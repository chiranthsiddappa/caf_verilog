==> flow/design.v <==
parameter INIT = 5'b00000;
parameter IDLE = 5'b00001;
parameter CAPTURE = 5'b00010;
parameter CORRELATE = 5'b00100;
parameter FIND_MAX = 5'b01000;
parameter RETURN_MAX = 5'b10000;
`timescale 1ns/1ns
module capture_buffer #(parameter buffer_length = 10,
                        parameter index_bits = 4,
                        parameter i_bits = 12,
                        parameter q_bits = 12,
                        C_INTERCONNECT_DATA_WIDTH = 32
                        )
   (input clk,
    input                            m_axi_rready,
    input                            m_axi_rvalid,
    input [index_bits - 1:0]         m_axi_raddr,
    output reg                       s_axi_rready,
    output reg signed [i_bits - 1:0] i,
    output reg signed [q_bits - 1:0] q,
    output reg                       s_axi_rvalid,
    input [index_bits - 1:0]         m_axi_waddr,
    input                            m_axi_wvalid,
    output reg                       s_axi_wready,
    input [i_bits + q_bits - 1:0]    m_axi_wdata,
    output reg                       s_axi_bresp,
    output reg                       s_axi_bvalid,
    input                            m_axi_bready
    );
   (* ram_style = "block" *) reg [i_bits + q_bits - 1:0]       buffer [0:buffer_length - 1];
   initial begin
      s_axi_rready = 1'b0;
      s_axi_rvalid = 1'b0;
      s_axi_wready = 1'b0;
      s_axi_bvalid = 1'b0;
      s_axi_bresp = 1'b0;
   end
   always @(posedge clk) begin
      s_axi_rready <= 1'b1;
      if (m_axi_rvalid && (m_axi_raddr < buffer_length)) begin
         i <= buffer[m_axi_raddr][i_bits + q_bits - 1:q_bits];
         q <= buffer[m_axi_raddr][q_bits:0];
         s_axi_rvalid <= 1'b1;
      end
      else if (m_axi_rready) begin
         s_axi_rvalid <= 1'b0;
      end
   end
   always @(posedge clk) begin
      s_axi_wready <= 1'b1;
      if (m_axi_wvalid && (m_axi_waddr < buffer_length)) begin
         buffer[m_axi_waddr] <= m_axi_wdata;
         s_axi_bvalid <= 1'b1;
      end else begin
         s_axi_bvalid <= 1'b0;
      end
   end
endmodule  
======== Tool chain data of capture_buffer ========
The steps from the RTL of capture_buffer to its reports follow in flow order.
Line numbers count from 1 in the design file above.
Library cell names are shortened.
A cell with n/a has no value.
design
  design top .............................. capture_buffer
  clock input ............................. clk
  standard-cell library ................... sky130hd
  library corner .......................... tt_025C_1v80

======== Elaborated design ========
Yosys after proc, flatten, opt, wreduce and memory -nomap, before mapping. Enables and synchronous resets that opt folds into registers are not counted as muxes. Memory bits, and registers merged into a memory's read port (data or address), are not among the register bits. Print and check cells are not counted. Equal cells are merged and count once.
Yosys's memory passes give these memory sizes; they may raise the number of words (mostly to a power of two), join words into wider ones and drop unused or constant bits.
operators by class
  magnitude comparators ................... 2
  multiplexer cells ....................... 3
  reduce/logical cells .................... 2
operators by type and width
  cell                                        count
  2-to-1 mux 24 bit                           1
  less-than comparator 4 bit with constant B  2
  2-to-1 mux 4 bit                            1
  logical AND 1 bit                           2
  2-to-1 mux 1 bit                            1
word-level totals
  memory cells ............................ 1
  clocked read ports x word width ......... 24
  bits of input ports ..................... 37
  output and inout port bits .............. 29
  cells after elaboration ................. 11
  bits in writable memories ............... 240
  bits in registers ....................... 3
memories
  memory  words  width  rd ports  write ports  RTL line  source
  buffer  10     24     1         1            30        (* ram_style = "block" *) reg [i_bits + q_bits - 1:0]       buffer [0:buffer_length - 1];

======== Depth ========
Depth = most cells in a row (Yosys ltp): at word level without a register or memory, in the mapped netlist without a sequential cell, where the memories' decode and read muxes count.
logic depth
  depth after elaboration ................. 3
  ABC_AREA ................................ 0
  depth in mapped cells ................... 6
  mapped depth without buffers ............ 3

======== Synthesis result ========
Source: synth_stat.txt of the flow (Yosys; design flattened, memories mapped). It holds for the ABC_AREA given above (unset counts as 0); a run with the other value may have another netlist.
The area totals of this step are shown rounded.
cells by type
  cell type  count  total area (um^2)
  edfxtp_1   264    7.93E+03
  mux4_2     24     540.518
  mux2i_1    48     480.461
  mux2_2     24     270.259
  a221oi_1   24     210.202
  a22o_1     24     210.202
  nand2b_1   26     162.656
  dfxtp_1    3      60.058
  buf_6      5      56.304
  buf_12     2      40.038
  buf_4      5      37.536
  clkbuf_1   10     37.536
  buf_2      6      30.029
  nor2_1     6      22.522
  nor3_1     4      20.019
  and2_1     2      12.512
  o21ai_0    2      10.01
  or3b_2     1      8.758
Not listed: further types 8, cells in them 9.
mapped netlist
  buffer cells ............................ 28
  cell count .............................. 489
  sequential part of the area ............. 8000 um^2
  synthesis area .......................... 10000 um^2
  flip-flops .............................. 267

======== Worst setup path after synthesis ========
Source: OpenSTA report_checks on the synthesized netlist (no wires, ideal clock, input and output delay 20% of the period each), path of least setup slack; recovery checks are left aside. Register names are those of the netlist, which keeps one name where synthesis merged equal registers.
timing path post-synthesis
  path kind ............................... input port to flip-flop
  start point ............................. input m_axi_waddr[2]
  end point ............................... memory buffer[2][0]
  setup time .............................. 468 ps
  driving pins on the path ................ 1
  path delay .............................. 2915 ps
  path buffers ............................ 0
  time at the first pin ................... 1704 ps
  arrival time ............................ 4151 ps
  period .................................. 8520 ps
  input delay ............................. 1704 ps
  data required time ...................... 8052 ps
  path slack .............................. 3901 ps
  synthesis period reached ................ 4619 ps
"path delay" = arrival - input delay + setup time.
"driving pins on the path" counts driving pins, that of a launching flip-flop among them; a cell with two outputs on the path counts twice.
"synthesis period reached" = period - worst setup slack (recovery checks aside). The figure is calculated, with input and output delays left at 20% of the set period.
Between the ends stands the longest chain of elaborated cells between them, by number of cells; it is not shown to be the way that was timed. Of several equally long chains one is given.
A line is the first line of the expression or statement that the cell stems from. Yosys adds cells for indexed reads and writes and turns some case tables into memories.
Only ways into the end's enable, where the timed path ends, are counted here.
between the ends, post-synthesis
  cells stage by stage .................... nor4_1
  cells in the longest elaborated chain ... 3
  elaborated cells on any way between the ends .. 4
  source lines of those cells ............. 1
  those cells by class .................... compare (1); mux (2); reduce/logical (1)
ends and longest elaborated chain, post-synthesis
  what                        RTL line  source
  from (decl)                 22        input [index_bits - 1:0]         m_axi_waddr,
  less-than comparator 4 bit  51        if (m_axi_wvalid && (m_axi_waddr < buffer_length)) begin
  logical AND 1 bit           51
  2-to-1 mux 4 bit            51
  to (decl)                   30        (* ram_style = "block" *) reg [i_bits + q_bits - 1:0]       buffer [0:buffer_length - 1];

======== Path in the finished layout ========
From the final timing report of run A: the path of least setup slack in the routed layout; clock arrival at registers is part of the times.
The path's times are printed in steps of 10 ps; the period is the one set.
timing path after layout
  path kind ............................... flip-flop to output port
  start point ............................. register i[4]
  end point ............................... output i[4]
  time at the first pin ................... 560 ps
  arrival time ............................ 1450 ps
  period .................................. 2960 ps
  output delay ............................ 590 ps
  path slack .............................. 920 ps
  path buffers ............................ 1
  driving pins on the path ................ 2
  data required time ...................... 2370 ps
between the ends, after layout
  cells stage by stage .................... edfxtp_1 clkdlybuf4s50_1
  cells in the longest elaborated chain ... 0
  elaborated cells on any way between the ends .. 0
  source lines of those cells ............. 0
ends and longest elaborated chain, after layout
  what         RTL line  source
  from (decl)  19        output reg signed [i_bits - 1:0] i,
  to (decl)    19

==> results <==
Settings and measured results of 2 stored flow runs for module capture_buffer (sky130hd), not sorted in any way. The constraints put input and output delay at 20% of the set period each and load the outputs with 0.01 pF.
"clock period achieved": clock period set for the run, less the worst setup slack. It is reckoned from that one timing run; input and output delays stay at 20% of the period that was set.
By "worst setup path time" is meant the share of the clock period that the worst setup path is allowed (20% is reserved at inputs, 20% at outputs), minus its slack. Clock arrival times at its registers enter into it.
"power consumption" rests on the timing tool's default activity at the inputs, not on a simulated workload.
"worst setup path time" is known to 10 ps.
The measured numbers are rounded.

---- run A ----
settings
  period_ns = 2.96
  CORE_UTILIZATION = 21
  SETUP_SLACK_MARGIN = -0.01
  PLACE_DENSITY_LB_ADDON = 0.1
  CORE_MARGIN = 6
  TNS_END_PERCENT = 85
  GPL_TIMING_DRIVEN = 1
  GPL_ROUTABILITY_DRIVEN = 0
  CTS_CLUSTER_DIAMETER = 167
  SLEW_MARGIN = 20
  CAP_MARGIN = 20
results
  synthesized cell area ................... 10000 um^2
  total die area .......................... 54000 um^2
  area of the standard cells in the finished layout .. 13000 um^2
  utilization of the finished layout ...... 27 %
  worst setup slack after layout .......... 920 ps
  post-route setup TNS .................... 0 ps
  power consumption ....................... 8600 uW
  clock period achieved ................... 2038 ps
  worst setup path time ................... 1450 ps
  worst path kind ......................... flip-flop to output port

---- run B ----
settings
  period_ns = 5.73
  CORE_UTILIZATION = 48
  SETUP_SLACK_MARGIN = -0.39
  PLACE_DENSITY_LB_ADDON = 0.05
  HOLD_SLACK_MARGIN = 0.18
  CELL_PAD_IN_SITES_GLOBAL_PLACEMENT = 2
  TNS_END_PERCENT = 85
  CTS_CLUSTER_SIZE = 23
  CAP_MARGIN = 10
  CORE_MARGIN = 2
  SLEW_MARGIN = 20
results
  synthesized cell area ................... 10000 um^2
  total die area .......................... 22000 um^2
  area of the standard cells in the finished layout .. 12000 um^2
  utilization of the finished layout ...... 57 %
  worst setup slack after layout .......... 2600 ps
  post-route setup TNS .................... 0 ps
  power consumption ....................... 4100 uW
  clock period achieved ................... 3097 ps
  worst setup path time ................... 1950 ps
  worst path kind ......................... input port to flip-flop
